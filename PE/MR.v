==> flow/design.v <==
module MR(
    input clk,
    input mode,  
    input [45:0] d,
    output [23:0] MR_output
);  
    wire [24:0] Q;
    wire [24:0] D_CSA_input[0:4];
    wire [24:0] D_CSA_sum[0:2], D_CSA_carry[0:2];
    wire [14:0] K_CSA_input[0:7];
    wire [24:0] K_CSA_sum[0:5], K_CSA_carry[0:5];
    reg [24:0] CPA_input[0:1];
    reg signed [24:0] CPA_output_w, CPA_output_r;
    reg [24:0] MR_output_w, MR_output_r;
    assign MR_output = (mode) ? MR_output_r[23:0] : {11'd0, MR_output_r[12:0]};  
    assign Q = (mode) ? 25'd8380417 : 25'd3329;  
    assign D_CSA_input[0] = {2'd0, d[45:23]}; 
    assign D_CSA_input[1] = {2'd0, ~d[22:0]};
    assign D_CSA_input[2] = {2'd0, ~d[9:0], d[22:10]}; 
    assign D_CSA_input[3] = {1'd1, 10'd0, 1'd1, d[9:0], 3'd1}; 
    assign D_CSA_input[4] = 25'd8380417;
    assign D_CSA_sum[0] = D_CSA_input[0] ^ D_CSA_input[1] ^ D_CSA_input[2];
    assign D_CSA_carry[0] = ((D_CSA_input[0] & D_CSA_input[1]) | (D_CSA_input[1] & D_CSA_input[2]) | (D_CSA_input[2] & D_CSA_input[0])) << 1;
    assign D_CSA_sum[1] = D_CSA_sum[0] ^ D_CSA_carry[0] ^ D_CSA_input[3];
    assign D_CSA_carry[1] = ((D_CSA_sum[0] & D_CSA_carry[0]) | (D_CSA_carry[0] & D_CSA_input[3]) | (D_CSA_input[3] & D_CSA_sum[0])) << 1;
    assign D_CSA_sum[2] = D_CSA_sum[1] ^ D_CSA_carry[1] ^ D_CSA_input[4];
    assign D_CSA_carry[2] = ((D_CSA_sum[1] & D_CSA_carry[1]) | (D_CSA_carry[1] & D_CSA_input[4]) | (D_CSA_input[4] & D_CSA_sum[1])) << 1;
    assign K_CSA_input[0] = {2'd0, d[24:12]};
    assign K_CSA_input[1] = {3'd0, ~d[11:0]};
    assign K_CSA_input[2] = {6'd0, d[11:4], 1'd0};
    assign K_CSA_input[3] = {7'd0, d[11:4]};
    assign K_CSA_input[4] = {3'd0, d[3:2], ~d[3:2], d[3:2], 4'd0, d[3:2]};
    assign K_CSA_input[5] = {4'd0, ~d[1:0], ~d[1:0],1'd0, d[1:0], 4'd0};
    assign K_CSA_input[6] = 15'b110_0101_1000_0001;
    assign K_CSA_input[7] = (d[1:0] > d[3:2]) ? 15'd3329 : 15'd0; 
    assign K_CSA_sum[0] = K_CSA_input[0] ^ K_CSA_input[1] ^ K_CSA_input[2];
    assign K_CSA_carry[0] = ((K_CSA_input[0] & K_CSA_input[1]) | (K_CSA_input[1] & K_CSA_input[2]) | (K_CSA_input[2] & K_CSA_input[0])) << 1;
    assign K_CSA_sum[1] = K_CSA_sum[0] ^ K_CSA_carry[0] ^ K_CSA_input[3];
    assign K_CSA_carry[1] = ((K_CSA_sum[0] & K_CSA_carry[0]) | (K_CSA_carry[0] & K_CSA_input[3]) | (K_CSA_input[3] & K_CSA_sum[0])) << 1;
    assign K_CSA_sum[2] = K_CSA_sum[1] ^ K_CSA_carry[1] ^ K_CSA_input[4];
    assign K_CSA_carry[2] = ((K_CSA_sum[1] & K_CSA_carry[1]) | (K_CSA_carry[1] & K_CSA_input[4]) | (K_CSA_input[4] & K_CSA_sum[1])) << 1;
    assign K_CSA_sum[3] = K_CSA_sum[2] ^ K_CSA_carry[2] ^ K_CSA_input[5];
    assign K_CSA_carry[3] = ((K_CSA_sum[2] & K_CSA_carry[2]) | (K_CSA_carry[2] & K_CSA_input[5]) | (K_CSA_input[5] & K_CSA_sum[2])) << 1;
    assign K_CSA_sum[4] = K_CSA_sum[3] ^ K_CSA_carry[3] ^ K_CSA_input[6];
    assign K_CSA_carry[4] = ((K_CSA_sum[3] & K_CSA_carry[3]) | (K_CSA_carry[3] & K_CSA_input[6]) | (K_CSA_input[6] & K_CSA_sum[3])) << 1;
    assign K_CSA_sum[5] = K_CSA_sum[4] ^ K_CSA_carry[4] ^ K_CSA_input[7];
    assign K_CSA_carry[5] = ((K_CSA_sum[4] & K_CSA_carry[4]) | (K_CSA_carry[4] & K_CSA_input[7]) | (K_CSA_input[7] & K_CSA_sum[4])) << 1;
    reg larger, smaller;
    always @(*) begin
        CPA_input[0] = 25'd0; 
        CPA_input[1] = 25'd0; 
        if(mode) begin
            CPA_input[0] = D_CSA_sum[2]; 
            CPA_input[1] = D_CSA_carry[2]; 
        end else begin
            CPA_input[0] = K_CSA_sum[5];
            CPA_input[1] = K_CSA_carry[5];
        end
        CPA_output_w = CPA_input[0] + CPA_input[1];  
        MR_output_w = 24'd0;  
        if(mode) begin
            if ($signed(CPA_output_r) >= $signed(Q)) begin
                MR_output_w = CPA_output_r - Q;  
            end else if($signed(CPA_output_r)  < 0)begin
                MR_output_w = CPA_output_r + Q;
            end else begin
                MR_output_w = CPA_output_r;  
            end
        end else begin
            if ($signed(CPA_output_r[14:0]) >= $signed(Q)) begin
                MR_output_w = CPA_output_r - Q;  
            end else if($signed(CPA_output_r[14:0])  < 0)begin
                MR_output_w = CPA_output_r + Q;
            end else begin
                MR_output_w = CPA_output_r;  
            end
        end
    end
    always @(posedge clk ) begin
        CPA_output_r <= CPA_output_w;  
        MR_output_r <= MR_output_w;  
    end
endmodule
From RTL to reports: MR
What the tools print for MR, step after step.
Line numbers count from 1 in the design file above.
{"block": "design", "top_module": "MR", "clk_port": "clk", "library": "sky130hd", "corner": "tt_025C_1v80"}

Elaborated design
Yosys after proc, flatten, opt, wreduce and memory -nomap, before mapping. Enables and synchronous resets that opt folds into registers are not counted as muxes. Print and check cells are not counted. Equal cells are merged and count once.
{"block": "bits", "romBits": 0, "mem_count": 0, "in_bits": 48, "out_inout_bits": 24, "ram_bits": 0, "regBits": 49, "wordCells": 84, "clocked_rd_ports_x_width": 0, "latch_bits": 0}
{"block": "classes", "mul": 0, "add_sub_neg": 3, "div_mod_pow": 0, "muxes": 10, "n_reduce_logical": 0, "cmp": 5, "n_logic": 64, "equal": 0, "n_shift": 0}
{"block": "op_table", "cell": "two-way mux 24 bit", "n": 6}
{"block": "op_table", "cell": "bitwise OR 24 x 23 -> 24 bit", "n": 3}
{"block": "op_table", "cell": "bitwise AND 23 bit", "n": 3}
{"block": "op_table", "cell": "two-way mux 25 bit", "n": 2}
{"block": "op_table", "cell": "bitwise OR 23 bit", "n": 2}
{"block": "op_table", "cell": "XOR 23 bit", "n": 2}
{"block": "op_table", "cell": "bitwise OR 17 x 15 -> 17 bit", "n": 2}
{"block": "op_table", "cell": "XOR 24 x 25 -> 25 bit", "n": 1}
{"block": "op_table", "cell": "< comparator 25 x 1 -> 1 bit (second input constant)", "n": 1}
{"block": "op_table", "cell": ">= comparator 25 x 24 -> 1 bit", "n": 1}
{"block": "op_table", "cell": "adder 25 bit", "n": 1}
{"block": "op_table", "cell": "XOR 25 bit", "n": 1}
{"block": "op_table", "cell": ">= comparator 15 x 24 -> 1 bit", "n": 1}
{"block": "op_table", "cell": "bitwise AND 23 x 24 -> 24 bit", "n": 1}
{"block": "op_table", "cell": "XOR 23 x 24 -> 24 bit", "n": 1}
{"block": "op_table", "cell": "bitwise AND 24 x 14 -> 24 bit", "n": 1}
{"block": "op_table", "cell": "adder 24 x 23 -> 24 bit", "n": 1}
{"block": "op_table", "cell": "subtractor 24 x 23 -> 24 bit", "n": 1}
{"block": "op_table", "cell": "bitwise AND 24 bit", "n": 1}
{"block": "op_table", "cell": "bitwise OR 24 bit", "n": 1}
{"block": "op_table", "cell": "bitwise AND 14 x 23 -> 23 bit", "n": 1}
{"block": "op_table", "cell": "inverter 23 bit", "n": 1}
{"block": "op_table", "cell": "two-way mux 23 bit", "n": 1}
{"block": "op_table", "cell": "bitwise AND 17 x 18 -> 18 bit", "n": 1}
{"block": "op_table", "cell": "XOR 17 x 18 -> 18 bit", "n": 1}
{"block": "op_table", "cell": "bitwise AND 18 x 12 -> 18 bit", "n": 1}
{"block": "op_table", "cell": "XOR 18 x 12 -> 18 bit", "n": 1}
{"block": "op_table", "cell": "bitwise OR 18 x 17 -> 18 bit", "n": 1}
Not listed: further kinds 40, cells in them 41.

Logic depth
Depth = most cells in a row (Yosys ltp): at word level without a register or memory, in the mapped netlist without a sequential cell, where the memories' decode and read muxes count.
{"block": "depth", "ltp_word": 21, "ABC_AREA": 1, "ltp_mapped": 25, "depth_no_buf": 25}

Synthesis result
The flow's flattened synthesis, as Yosys stat reports it; memories are mapped. The netlist is that of the ABC_AREA named above (0 if unset); the other value can give another one.
{"block": "by_type", "cell_type": "sky130_fd_sc_hd__ha_1", "n": 137, "area_total_um2": 1.71E+03}
{"block": "by_type", "cell_type": "sky130_fd_sc_hd__nand2_1", "n": 445, "area_total_um2": 1.67E+03}
{"block": "by_type", "cell_type": "sky130_fd_sc_hd__fa_1", "n": 66, "area_total_um2": 1.32E+03}
{"block": "by_type", "cell_type": "sky130_fd_sc_hd__dfxtp_1", "n": 49, "area_total_um2": 980.941}
{"block": "by_type", "cell_type": "sky130_fd_sc_hd__inv_1", "n": 252, "area_total_um2": 945.907}
{"block": "by_type", "cell_type": "sky130_fd_sc_hd__nand3_1", "n": 100, "area_total_um2": 500.48}
{"block": "by_type", "cell_type": "sky130_fd_sc_hd__nor2_1", "n": 118, "area_total_um2": 442.925}
{"block": "by_type", "cell_type": "sky130_fd_sc_hd__xor2_1", "n": 36, "area_total_um2": 315.302}
{"block": "by_type", "cell_type": "sky130_fd_sc_hd__o21ai_0", "n": 56, "area_total_um2": 280.269}
{"block": "by_type", "cell_type": "sky130_fd_sc_hd__a21oi_1", "n": 52, "area_total_um2": 260.25}
{"block": "by_type", "cell_type": "sky130_fd_sc_hd__buf_4", "n": 20, "area_total_um2": 150.144}
{"block": "by_type", "cell_type": "sky130_fd_sc_hd__buf_6", "n": 10, "area_total_um2": 112.608}
{"block": "by_type", "cell_type": "sky130_fd_sc_hd__o21bai_1", "n": 12, "area_total_um2": 90.086}
{"block": "by_type", "cell_type": "sky130_fd_sc_hd__o211ai_1", "n": 11, "area_total_um2": 82.579}
{"block": "by_type", "cell_type": "sky130_fd_sc_hd__nand4_1", "n": 13, "area_total_um2": 81.328}
{"block": "by_type", "cell_type": "sky130_fd_sc_hd__xnor2_1", "n": 9, "area_total_um2": 78.826}
{"block": "by_type", "cell_type": "sky130_fd_sc_hd__nand2_2", "n": 12, "area_total_um2": 75.072}
{"block": "by_type", "cell_type": "sky130_fd_sc_hd__a21oi_2", "n": 8, "area_total_um2": 70.067}
Not listed: further types 25, cells in them 96.
{"block": "mapped", "ff_cells": 49, "seqArea_um2": 980.9, "n_buf": 61, "mapped_area_um2": 9749.4, "stdcells": 1502}

Path before layout
OpenSTA on the mapped netlist: ideal clock, no wires. The path of least setup slack (recovery checks aside). Input and output delay are each 20% of the period. Register names are those of the netlist, which keeps one name where synthesis merged equal registers.
{"block": "synth_timing", "kind": "input -> register", "from": "in d[10]", "to": "reg CPA_output_r[19]", "tclk_ps": 8450, "stages": 21, "setup_ps": 112, "setup_slack_ps": 2541, "path_buffers": 0, "t_arrival_ps": 5797, "launch_ps": 1690, "t_required_ps": 8338, "in_delay_ps": 1690, "path_delay_ps": 4219, "synth_period_reached_ps": 5909}
"path_delay_ps" = arrival - input delay + setup time.
"stages": output pins that drive a net of the path, with the launching flip-flop's if there is one; two outputs of one cell count as two.
"synth_period_reached_ps" = period - worst setup slack (recovery checks aside). The figure is calculated, with input and output delays left at 20% of the set period.
The rows between start and end are the longest chain of elaborated cells between them; the timing report does not say that the signal goes this way. Where chains are equally long, one stands for them.
A line is the first line of the expression or statement that the cell stems from. Yosys adds cells for indexed reads and writes and turns some case tables into memories.
{"block": "synth_between", "path_cell_list": "sky130_fd_sc_hd__inv_1 sky130_fd_sc_hd__fa_1 sky130_fd_sc_hd__inv_1 sky130_fd_sc_hd__fa_1 sky130_fd_sc_hd__fa_1 sky130_fd_sc_hd__fa_1 sky130_fd_sc_hd__inv_1 sky130_fd_sc_hd__ha_1 sky130_fd_sc_hd__inv_1 sky130_fd_sc_hd__fa_1 sky130_fd_sc_hd__nand2_1 sky130_fd_sc_hd__nand2_1 sky130_fd_sc_hd__ha_1 sky130_fd_sc_hd__a21oi_1 sky130_fd_sc_hd__nand3_1 sky130_fd_sc_hd__a21oi_1 sky130_fd_sc_hd__o21ai_0 sky130_fd_sc_hd__nand2_1 sky130_fd_sc_hd__nand2_1 sky130_fd_sc_hd__nand2_1 sky130_fd_sc_hd__nand2_1", "elab_chain_len": 21, "cells_between": 64, "lines_between": 22, "classes_between": "1 x add/sub; 2 x mux; 61 x logic"}
{"block": "synth_lines", "item": "start, declared", "line_no": 4, "text": "input [45:0] d,"}
{"block": "synth_lines", "item": "inverter 12 bit", "line_no": 29, "text": "assign K_CSA_input[1] = {3'd0, ~d[11:0]};"}
{"block": "synth_lines", "item": "bitwise AND 13 x 12 -> 13 bit", "line_no": 37, "text": "assign K_CSA_carry[0] = ((K_CSA_input[0] & K_CSA_input[1]) | (K_CSA_input[1] & K_CSA_input[2]) | (K_CSA_input[ ..."}
{"block": "synth_lines", "item": "bitwise OR 13 x 12 -> 13 bit", "line_no": 37}
{"block": "synth_lines", "item": "bitwise OR 13 bit", "line_no": 37}
{"block": "synth_lines", "item": "bitwise AND 13 x 14 -> 14 bit", "line_no": 39, "text": "assign K_CSA_carry[1] = ((K_CSA_sum[0] & K_CSA_carry[0]) | (K_CSA_carry[0] & K_CSA_input[3]) | (K_CSA_input[3] ..."}
{"block": "synth_lines", "item": "bitwise OR 14 bit", "line_no": 39}
{"block": "synth_lines", "item": "bitwise OR 14 x 13 -> 14 bit", "line_no": 39}
{"block": "synth_lines", "item": "(+6 left out)"}
{"block": "synth_lines", "item": "bitwise AND 16 x 17 -> 17 bit", "line_no": 45, "text": "assign K_CSA_carry[4] = ((K_CSA_sum[3] & K_CSA_carry[3]) | (K_CSA_carry[3] & K_CSA_input[6]) | (K_CSA_input[6] ..."}
{"block": "synth_lines", "item": "bitwise OR 17 x 15 -> 17 bit x2", "line_no": 45}
{"block": "synth_lines", "item": "bitwise AND 17 x 18 -> 18 bit", "line_no": 47, "text": "assign K_CSA_carry[5] = ((K_CSA_sum[4] & K_CSA_carry[4]) | (K_CSA_carry[4] & K_CSA_input[7]) | (K_CSA_input[7] ..."}
{"block": "synth_lines", "item": "bitwise OR 18 bit", "line_no": 47}
{"block": "synth_lines", "item": "bitwise OR 18 x 17 -> 18 bit", "line_no": 47}
{"block": "synth_lines", "item": "two-way mux 25 bit", "line_no": 52, "text": "if(mode) begin"}
{"block": "synth_lines", "item": "adder 25 bit", "line_no": 59, "text": "CPA_output_w = CPA_input[0] + CPA_input[1];"}
{"block": "synth_lines", "item": "end, assigned", "line_no": 80, "text": "CPA_output_r <= CPA_output_w;"}
{"block": "synth_lines", "item": "end, declared", "line_no": 13, "text": "reg signed [24:0] CPA_output_w, CPA_output_r;"}

Path in the finished layout
From the final timing report of job 1: the path of least setup slack in the routed layout; clock arrival at registers is part of the times.
The path's times are printed in steps of 10 ps; the period is the one set.
{"block": "layout_timing", "kind": "input -> register", "from": "in d[9]", "to": "reg CPA_output_r[19]", "tclk_ps": 7710, "stages": 22, "t_required_ps": 7910, "setup_ps": 100, "in_delay_ps": 1540, "launch_ps": 1540, "setup_slack_ps": 1240, "path_buffers": 1, "t_arrival_ps": 6670}
The rows between start and end are the longest chain of elaborated cells between them; the timing report does not say that the signal goes this way. Where chains are equally long, one stands for them.
{"block": "layout_between", "path_cell_list": "sky130_fd_sc_hd__clkdlybuf4s50_1 sky130_fd_sc_hd__inv_1 sky130_fd_sc_hd__fa_1 sky130_fd_sc_hd__inv_1 sky130_fd_sc_hd__fa_1 sky130_fd_sc_hd__fa_1 sky130_fd_sc_hd__fa_1 sky130_fd_sc_hd__inv_1 sky130_fd_sc_hd__ha_1 sky130_fd_sc_hd__inv_1 sky130_fd_sc_hd__fa_1 sky130_fd_sc_hd__nand2_1 sky130_fd_sc_hd__nand2_1 sky130_fd_sc_hd__ha_1 sky130_fd_sc_hd__a21oi_1 sky130_fd_sc_hd__nand3_1 sky130_fd_sc_hd__a21oi_1 sky130_fd_sc_hd__o21ai_0 sky130_fd_sc_hd__nand2_1 sky130_fd_sc_hd__nand2_1 sky130_fd_sc_hd__nand2_1 sky130_fd_sc_hd__nand2_1", "elab_chain_len": 21, "cells_between": 63, "lines_between": 22, "classes_between": "1 x add/sub; 2 x mux; 60 x logic"}
{"block": "layout_lines", "item": "start, declared", "line_no": 4, "text": "input [45:0] d,"}
{"block": "layout_lines", "item": "inverter 12 bit", "line_no": 29, "text": "assign K_CSA_input[1] = {3'd0, ~d[11:0]};"}
{"block": "layout_lines", "item": "bitwise AND 13 x 12 -> 13 bit", "line_no": 37, "text": "assign K_CSA_carry[0] = ((K_CSA_input[0] & K_CSA_input[1]) | (K_CSA_input[1] & K_CSA_input[2]) | (K_CSA_input[ ..."}
{"block": "layout_lines", "item": "bitwise OR 13 x 12 -> 13 bit", "line_no": 37}
{"block": "layout_lines", "item": "bitwise OR 13 bit", "line_no": 37}
{"block": "layout_lines", "item": "bitwise AND 13 x 14 -> 14 bit", "line_no": 39, "text": "assign K_CSA_carry[1] = ((K_CSA_sum[0] & K_CSA_carry[0]) | (K_CSA_carry[0] & K_CSA_input[3]) | (K_CSA_input[3] ..."}
{"block": "layout_lines", "item": "bitwise OR 14 bit", "line_no": 39}
{"block": "layout_lines", "item": "bitwise OR 14 x 13 -> 14 bit", "line_no": 39}
{"block": "layout_lines", "item": "(+6 left out)"}
{"block": "layout_lines", "item": "bitwise AND 16 x 17 -> 17 bit", "line_no": 45, "text": "assign K_CSA_carry[4] = ((K_CSA_sum[3] & K_CSA_carry[3]) | (K_CSA_carry[3] & K_CSA_input[6]) | (K_CSA_input[6] ..."}
{"block": "layout_lines", "item": "bitwise OR 17 x 15 -> 17 bit x2", "line_no": 45}
{"block": "layout_lines", "item": "bitwise AND 17 x 18 -> 18 bit", "line_no": 47, "text": "assign K_CSA_carry[5] = ((K_CSA_sum[4] & K_CSA_carry[4]) | (K_CSA_carry[4] & K_CSA_input[7]) | (K_CSA_input[7] ..."}
{"block": "layout_lines", "item": "bitwise OR 18 bit", "line_no": 47}
{"block": "layout_lines", "item": "bitwise OR 18 x 17 -> 18 bit", "line_no": 47}
{"block": "layout_lines", "item": "two-way mux 25 bit", "line_no": 52, "text": "if(mode) begin"}
{"block": "layout_lines", "item": "adder 25 bit", "line_no": 59, "text": "CPA_output_w = CPA_input[0] + CPA_input[1];"}
{"block": "layout_lines", "item": "end, assigned", "line_no": 80, "text": "CPA_output_r <= CPA_output_w;"}
{"block": "layout_lines", "item": "end, declared", "line_no": 13, "text": "reg signed [24:0] CPA_output_w, CPA_output_r;"}

## Implementation results

Measured results for MR: 2 stored runs of the Yosys and OpenROAD flow on sky130hd. The settings differ; the order carries no meaning. The constraints put input and output delay at 20% of the set period each and load the outputs with 0.01 pF.
"achieved_clock_period_ps": clock period set for the run, less the worst setup slack. It is reckoned from that one timing run; input and output delays stay at 20% of the period that was set.
"worst_path_time_ps" is the time allowed to the run's worst setup path (the clock period less input and output delay, where it has them) less its slack. Clock arrival times count: a late capture clock shortens it, a late launch clock lengthens it.
"total_power_uw": no workload was simulated; the value follows from the tool's default switching activity.
"worst_path_time_ps" is known to 10 ps.

{"run": "job 1", "settings": { "period_ns": 7.71, "CORE_UTILIZATION": 51, "SETUP_SLACK_MARGIN": 0.08, "PLACE_DENSITY_LB_ADDON": 0.12, "ABC_AREA": 1, "CTS_CLUSTER_DIAMETER": 195, "CAP_MARGIN": 20, "CORE_MARGIN": 2, "SLEW_MARGIN": 20 }, "results": { "total_power_uw": 3763, "post_route_stdcell_area_um2": 10547.6, "worst_path_time_ps": 4930, "critical_path_kind": "input -> register", "achieved_clock_period_ps": 6468, "timing.setup.ws_ps": 1242, "synth_chip_area_um2": 9749.4, "final_setup_tns_ps": 0, "layout_utilization_pct": 56.4, "worst_hold_slack_ps": 516, "design_die_area_um2": 20237.9 }}
{"run": "job 2", "settings": { "period_ns": 9.36, "CORE_UTILIZATION": 43, "PLACE_DENSITY_LB_ADDON": 0.28, "CORE_ASPECT_RATIO": 0.59, "CELL_PAD_IN_SITES_GLOBAL_PLACEMENT": 3, "CELL_PAD_IN_SITES_DETAIL_PLACEMENT": 1, "GPL_TIMING_DRIVEN": 1, "GPL_ROUTABILITY_DRIVEN": 0, "CTS_CLUSTER_DIAMETER": 71, "MIN_ROUTING_LAYER": "met2", "CAP_MARGIN": 20, "CORE_MARGIN": 2, "SLEW_MARGIN": 20 }, "results": { "total_power_uw": 2955, "post_route_stdcell_area_um2": 9579.2, "worst_path_time_ps": 5940, "critical_path_kind": "input -> register", "achieved_clock_period_ps": 7810, "timing.setup.ws_ps": 1550, "synth_chip_area_um2": 8617.0, "final_setup_tns_ps": 0, "layout_utilization_pct": 49.2, "worst_hold_slack_ps": 630, "design_die_area_um2": 21227.4 }}
